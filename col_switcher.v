==> flow/design.v <==
`timescale 1ns / 1ps
module col_switcher(clk, debounced, row1, row2, row3, row4, key, col1, col2, col3, col4, raw_btn);
input clk, row1, row2, row3, row4, debounced;
output [4:0]key;
output col1, col2, col3, col4, raw_btn;
reg [4:0]key;
reg [3:0]count;
reg [5:0]last_btn;
reg col1, col2, col3, col4, raw_btn ;
always @(posedge clk) begin
    case(last_btn)           
        0   : begin
            col1 <= 0;       
            raw_btn <= row4;
            if(row4 == 0) begin      
                last_btn <= 0;       
            end
            else begin
                last_btn <= 16;      
                if(debounced) begin      
                key <= 0;       
                end
            end
        end    
        1   : begin
            col1 <= 0;
            raw_btn <= row1;
            if(row1 == 0) begin
                last_btn <= 1;    
            end
            else begin
                last_btn <= 16;
                if(debounced) begin
                    key <= 1;       
                end
            end
        end 
        2   : begin
            col2 <= 0;
            raw_btn <= row1;
            if(row1 == 0) begin
                last_btn <= 2;    
            end
            else begin
                last_btn <= 16;
                if(debounced) begin
                key <= 2;       
            end
            end
        end 
        3   : begin
            col3 <= 0;
            raw_btn <= row1;
            if(row1 == 0) begin
                last_btn <= 3;    
            end
            else begin
                last_btn <= 16;
                if(debounced) begin
                key <= 3;       
            end
            end
        end 
        4   : begin
            col1 <= 0;
            raw_btn <= row2;
            if(row2 == 0) begin
                last_btn <= 4;    
            end
            else begin
                last_btn <= 16;
                if(debounced) begin
                key <= 4;       
            end
            end
        end 
        5   : begin
            col2 <= 0;
            raw_btn <= row2;
            if(row2 == 0) begin
                last_btn <= 5;    
            end
            else begin
                last_btn <= 16;
                if(debounced) begin
                key <= 5;       
            end
            end
        end 
        6   : begin
            col3 <= 0;
            raw_btn <= row2;
            if(row2 == 0) begin
                last_btn <= 6;    
            end
            else begin
                last_btn <= 16;
                if(debounced) begin
                key <= 6;       
            end
            end
        end 
        7   : begin
            col1 <= 0;
            raw_btn <= row3;
            if(row3 == 0) begin
                last_btn <= 7;    
            end
            else begin
                last_btn <= 16;
                if(debounced) begin
                key <= 7;       
            end
            end
        end 
        8   : begin
            col2 <= 0;
            raw_btn <= row3;
            if(row3 == 0) begin
                last_btn <= 8;    
            end
            else begin
                last_btn <= 16;
                if(debounced) begin
                key <= 8;       
            end
            end
        end 
        9   : begin
            col3 <= 0;
            raw_btn <= row3;
            if(row3 == 0) begin
                last_btn <= 9;    
            end
            else begin
                last_btn <= 16;
                if(debounced) begin
                key <= 9;       
            end
            end
        end 
        10  : begin
            col4 <= 0;
            raw_btn <= row1;
            if(row1 == 0) begin
                last_btn <= 10;    
            end
            else begin
                last_btn <= 16;
                if(debounced) begin
                key <= 10;       
            end
            end
        end     
        11  : begin
            col4 <= 0;
            raw_btn <= row2;
            if(row2 == 0) begin
                last_btn <= 11;    
            end
            else begin
                last_btn <= 16;
                if(debounced) begin
                key <= 11;       
            end
            end
        end 
        12  : begin
            col4 <= 0;
            raw_btn <= row3;
            if(row3 == 0) begin
                last_btn <= 12;    
            end
            else begin
                last_btn <= 16;
                if(debounced) begin
                key <= 12;       
            end
            end
        end 
        13  : begin
            col4 <= 0;
           raw_btn <= row4;
            if(row4 == 0) begin
                last_btn <= 13;    
            end
            else begin
                last_btn <= 16;
                if(debounced) begin
                key <= 13;       
            end
            end
        end 
        14  : begin
            col3 <= 0;
            raw_btn <= row4;
            if(row4 == 0) begin
                last_btn <= 14;    
            end
            else begin
                last_btn <= 16;
                if(debounced) begin
                key <= 14;       
            end
            end
        end 
        15  : begin
            col2 <= 0;
            raw_btn <= row4;
            if(row4 == 0) begin
                last_btn <= 15;    
            end
            else begin
                last_btn <= 16;
                if(debounced) begin
                key <= 15;       
            end
            end
        end 
        16  : begin          
        key <=20;
            case(count)
                0:begin
                    col1<=0;     
                    col2<=1;     
                    col3<=1;
                    col4<=1;
                    count<=count +1;     
                end
                1:begin
                    if(row1 == 0) last_btn <= 1;     
                    if(row2 == 0) last_btn <= 4;
                    if(row3 == 0) last_btn <= 7;
                    if(row4 == 0) last_btn <= 0;
                    count<=count +1;     
                end
                2:begin
                    col1<=1;    
                    col2<=0;     
                    col3<=1;     
                    col4<=1;
                    count<=count +1;
                end
                3:begin
                    if(row1 == 0) last_btn <= 2;     
                    if(row2 == 0) last_btn <= 5;
                    if(row3 == 0) last_btn <= 8;
                    if(row4 == 0) last_btn <= 15;
                    count<=count +1;     
                end
                4:begin
                    col1<=1;  
                    col2<=1;
                    col3<=0;
                    col4<=1;
                    count<=count +1;
                end
                5:begin
                    if(row1 == 0) last_btn <= 3;
                    if(row2 == 0) last_btn <= 6;
                    if(row3 == 0) last_btn <= 9;
                    if(row4 == 0) last_btn <= 14;
                    count<=count +1;
                end
                6:begin
                    col1<=1;  
                    col2<=1;
                    col3<=1;
                    col4<=0;
                    count<=count +1;
                end
                7:begin
                    if(row1 == 0) last_btn <= 10;
                    if(row2 == 0) last_btn <= 11;
                    if(row3 == 0) last_btn <= 12;
                    if(row4 == 0) last_btn <= 13;
                    count<=0;
                end
                default: count <= 0;     
            endcase
        end
        default: last_btn <= 16;     
    endcase
end
endmodule
Reports on col_switcher
Tool output for the design above, in the order of the flow.
Lines are those of the file above, counted from 1.
Operators carry their Yosys type and port widths (W data, S select, Z words).
Library cell names are shortened.
{"block": "inputs", "top": "col_switcher", "clk_port": "clk", "library": "sky130hd", "corner": "tt_025C_1v80"}

Word-level counts
Source: Yosys, flattened and elaborated, memories not mapped. Widths are those after wreduce. Registers that Yosys merges into a memory's read port (data or address) are not register bits. Print and check cells do not count. Equal cells are merged and count once.
{"block": "op_classes", "n_addsub": 1, "multipliers": 0, "n_div": 0, "compare": 0, "eq_ne": 64, "shifts": 0, "n_mux": 76, "logic": 0, "n_reduce_logical": 27}
{"block": "ops", "cell": "$mux W5", "n": 48}
{"block": "ops", "cell": "$pmux W6 S17", "n": 1}
{"block": "ops", "cell": "$mux W6", "n": 16}
{"block": "ops", "cell": "$pmux W5 S17", "n": 1}
{"block": "ops", "cell": "$ne A2 B2 Y1 const B", "n": 32}
{"block": "ops", "cell": "$eq A6 B4 Y1 const B", "n": 8}
{"block": "ops", "cell": "$reduce_and A33 Y1", "n": 1}
{"block": "ops", "cell": "$reduce_or A4 Y1", "n": 8}
{"block": "ops", "cell": "$eq A6 B3 Y1 const B", "n": 4}
{"block": "ops", "cell": "$ne A6 B6 Y1 const B", "n": 4}
{"block": "ops", "cell": "$pmux W6 S4", "n": 1}
{"block": "ops", "cell": "$reduce_bool A17 Y1", "n": 1}
{"block": "ops", "cell": "$eq A4 B3 Y1 const B", "n": 4}
{"block": "ops", "cell": "$pmux W1 S2", "n": 8}
{"block": "ops", "cell": "$ne A3 B3 Y1 const B", "n": 4}
{"block": "ops", "cell": "$reduce_or A3 Y1", "n": 4}
{"block": "ops", "cell": "$eq A6 B2 Y1 const B", "n": 2}
{"block": "ops", "cell": "$reduce_and A2 Y1", "n": 4}
{"block": "ops", "cell": "$reduce_bool A2 Y1", "n": 4}
{"block": "ops", "cell": "$eq A4 B2 Y1 const B", "n": 2}
{"block": "ops", "cell": "$reduce_or A7 Y1", "n": 1}
{"block": "ops", "cell": "$eq A6 B1 Y1 const B", "n": 1}
{"block": "ops", "cell": "$eq A6 B5 Y1 const B", "n": 1}
{"block": "ops", "cell": "$logic_not A6 Y1", "n": 1}
{"block": "ops", "cell": "$ne A5 B5 Y1 const B", "n": 1}
{"block": "ops", "cell": "$reduce_and A5 Y1", "n": 1}
{"block": "ops", "cell": "$add A4 B1 Y4 const B", "n": 1}
{"block": "ops", "cell": "$eq A4 B1 Y1 const B", "n": 1}
Other operator kinds: 3; their cells: 3.
{"block": "bits", "regBits": 20, "latch_bits": 0, "ramBits": 0, "rom_bits": 0, "clocked_rd_ports_x_width": 0, "memories": 0, "input_bits": 6, "out_inout_bits": 10, "word_cells": 176}

Logic depth
Yosys ltp: most cells in a row. Word level: on the elaborated netlist, between registers, memories and ports. Mapped: between sequential cells and ports; inverters and the memories' decode and read muxes count.
{"block": "depth", "depth_word": 6, "ABC_AREA": 0, "ltp_mapped": 6, "depth_no_buf": 6}

After synthesis
Source: synth_stat.txt of the flow (Yosys; design flattened, memories mapped). It holds for the ABC_AREA given above (unset counts as 0); a run with the other value may have another netlist.
Totals and module areas in this step are rounded.
{"block": "synth_totals", "cells": 171, "area_um2": 1520, "seqArea_um2": 571, "ffs": 19, "n_buf": 15}
{"block": "types", "type": "edfxtp_1", "n": 19, "area_total_um2": 570.547}
{"block": "types", "type": "a21oi_1", "n": 14, "area_total_um2": 70.067}
{"block": "types", "type": "nor2_1", "n": 18, "area_total_um2": 67.565}
{"block": "types", "type": "buf_2", "n": 10, "area_total_um2": 50.048}
{"block": "types", "type": "ha_1", "n": 4, "area_total_um2": 50.048}
{"block": "types", "type": "mux2i_1", "n": 4, "area_total_um2": 40.038}
{"block": "types", "type": "inv_1", "n": 10, "area_total_um2": 37.536}
{"block": "types", "type": "nor2b_1", "n": 6, "area_total_um2": 37.536}
{"block": "types", "type": "o21ai_0", "n": 7, "area_total_um2": 35.034}
{"block": "types", "type": "nand2_1", "n": 9, "area_total_um2": 33.782}
{"block": "types", "type": "and2_1", "n": 5, "area_total_um2": 31.28}
{"block": "types", "type": "a21o_1", "n": 4, "area_total_um2": 30.029}
{"block": "types", "type": "o211ai_1", "n": 4, "area_total_um2": 30.029}
{"block": "types", "type": "buf_6", "n": 2, "area_total_um2": 22.522}
{"block": "types", "type": "o21a_1", "n": 3, "area_total_um2": 22.522}
{"block": "types", "type": "nand2b_1", "n": 3, "area_total_um2": 18.768}
{"block": "types", "type": "nor4_1", "n": 3, "area_total_um2": 18.768}
{"block": "types", "type": "a311oi_1", "n": 2, "area_total_um2": 17.517}
Not listed: further types 33, cells in them 44.

Path before layout
OpenSTA on the mapped netlist: ideal clock, no wires. The path of least setup slack (recovery checks aside). Input and output delay are each 20% of the period. Register names are those of the netlist, which keeps one name where synthesis merged equal registers.
{"block": "synth_timing", "path_kind": "input-to-reg", "start": "input port row2", "end": "register key[0]", "period_ps": 2220, "input_delay_ps": 444, "setup_ps": 375, "arrival_time_ps": 1527, "t_required_ps": 1845, "slack_ps": 318, "delay_ps": 1458, "path_stages": 5, "n_path_buf": 1, "period_less_setup_slack_ps": 1902}
"delay_ps" = arrival - input delay + setup time.
"path_stages" counts driving pins, that of a launching flip-flop among them; a cell with two outputs on the path counts twice.
"period_less_setup_slack_ps" is the clock period less the worst setup slack; recovery checks do not enter. This is arithmetic on one report: input and output delays are still those of the set period (20% each).
The rows between start and end are the longest chain of elaborated cells between them; the timing report does not say that the signal goes this way. Where chains are equally long, one stands for them.
Each line given opens the expression or statement behind the cell; cells for indexed reads and writes are added by Yosys, which also makes memories of some case tables.
At most two assigning lines are given for a register; there are more.
The path ends at the enable pin of a flip-flop; only ways to that pin are counted.
{"block": "synth_between", "path_cell_list": "buf_6 -> nor2b_1 -> a311oi_1 -> o2111a_1 -> a2111oi_2", "elab_chain_len": 2}
{"block": "synth_lines", "element": "start, declared", "line_no": 3, "source": "input clk, row1, row2, row3, row4, debounced;"}
{"block": "synth_lines", "element": "$ne A2 B2 Y1"}
{"block": "synth_lines", "element": "$reduce_and A33 Y1"}
{"block": "synth_lines", "element": "end, assigned", "line_no": 21, "source": "key <= 0;"}
{"block": "synth_lines", "element": "end, assigned", "line_no": 34, "source": "key <= 1;"}
{"block": "synth_lines", "element": "end, declared", "line_no": 4, "source": "output [4:0]key;"}

Path in the finished layout
Path of least setup slack in the final report of stored run 1 (OpenROAD, finished layout, wires in). Where an end is a register, its clock arrival counts in the times.
The path's times are printed in steps of 10 ps; the period is the one set.
{"block": "layout_timing", "path_kind": "input-to-reg", "start": "input port row4", "end": "register key[1]", "period_ps": 2910, "input_delay_ps": 580, "setup_ps": 360, "arrival_time_ps": 2400, "t_required_ps": 2800, "slack_ps": 410, "path_stages": 4, "n_path_buf": 2}
The rows between start and end are the longest chain of elaborated cells between them; the timing report does not say that the signal goes this way. Where chains are equally long, one stands for them.
At most two assigning lines are given for a register; there are more.
The path ends at the enable pin of a flip-flop; only ways to that pin are counted.
{"block": "layout_between", "path_cell_list": "clkdlybuf4s50_1 -> clkbuf_1 -> o21ai_0 -> a2111oi_2", "elab_chain_len": 2}
{"block": "layout_lines", "element": "start, declared", "line_no": 3, "source": "input clk, row1, row2, row3, row4, debounced;"}
{"block": "layout_lines", "element": "$ne A2 B2 Y1"}
{"block": "layout_lines", "element": "$reduce_and A33 Y1"}
{"block": "layout_lines", "element": "end, assigned", "line_no": 21, "source": "key <= 0;"}
{"block": "layout_lines", "element": "end, assigned", "line_no": 34, "source": "key <= 1;"}
{"block": "layout_lines", "element": "end, declared", "line_no": 4, "source": "output [4:0]key;"}

Hand-over note for col_switcher

Measured data: module col_switcher, platform sky130hd, 2 stored runs of the flow under differing settings, order arbitrary. Input and output delays are each 20% of the period that was set; the output load is 0.01 pF.
"achieved_period_ps" = clock period - worst setup slack. The figure is calculated, with input and output delays left at 20% of the set period.
"worst_path_ps" means the part of the period allowed to the worst setup path (the constraints hold back 20% at inputs and 20% at outputs) less its slack; where the path has registers, the arrival times of their clocks count too.
By "power_total_mw" is meant OpenSTA's value without simulated activity: inputs other than the clock are taken to toggle once in ten clock periods, and the tool carries that through the logic.
"worst_path_ps" is given in steps of 10 ps.
The measured numbers are rounded.

{"run": "stored run 1", "settings": { "period_ns": 2.91, "CORE_UTILIZATION": 40, "SETUP_SLACK_MARGIN": -0.15, "PLACE_DENSITY_LB_ADDON": 0.15, "HOLD_SLACK_MARGIN": 0.1, "CORE_MARGIN": 9, "CELL_PAD_IN_SITES_GLOBAL_PLACEMENT": 1, "TNS_END_PERCENT": 10, "GPL_TIMING_DRIVEN": 0, "CTS_CLUSTER_DIAMETER": 35, "SLEW_MARGIN": 15, "MIN_ROUTING_LAYER": "met1", "CAP_MARGIN": 20 }, "results": { "final_setup_tns_ps": 0, "fin_ws_ps": 408, "final_hold_ws_ps": 653, "synthesis_area_um2": 1520, "worst_path_ps": 1920, "path_kind": "input-to-reg", "fin_util_pct": 50.4, "achieved_period_ps": 2502, "total_die_area_um2": 6340, "power_total_mw": 1.83 }}
{"run": "stored run 2", "settings": { "period_ns": 1.54, "CORE_UTILIZATION": 66, "SETUP_SLACK_MARGIN": 0.11, "PLACE_DENSITY_LB_ADDON": 0.27, "CORE_ASPECT_RATIO": 1.41, "CELL_PAD_IN_SITES_DETAIL_PLACEMENT": 0, "ABC_AREA": 0, "CAP_MARGIN": 20, "CORE_MARGIN": 2, "SLEW_MARGIN": 20 }, "outcome": "did not finish, clock tree synthesis stopped with DPL-0038"}

End of note.
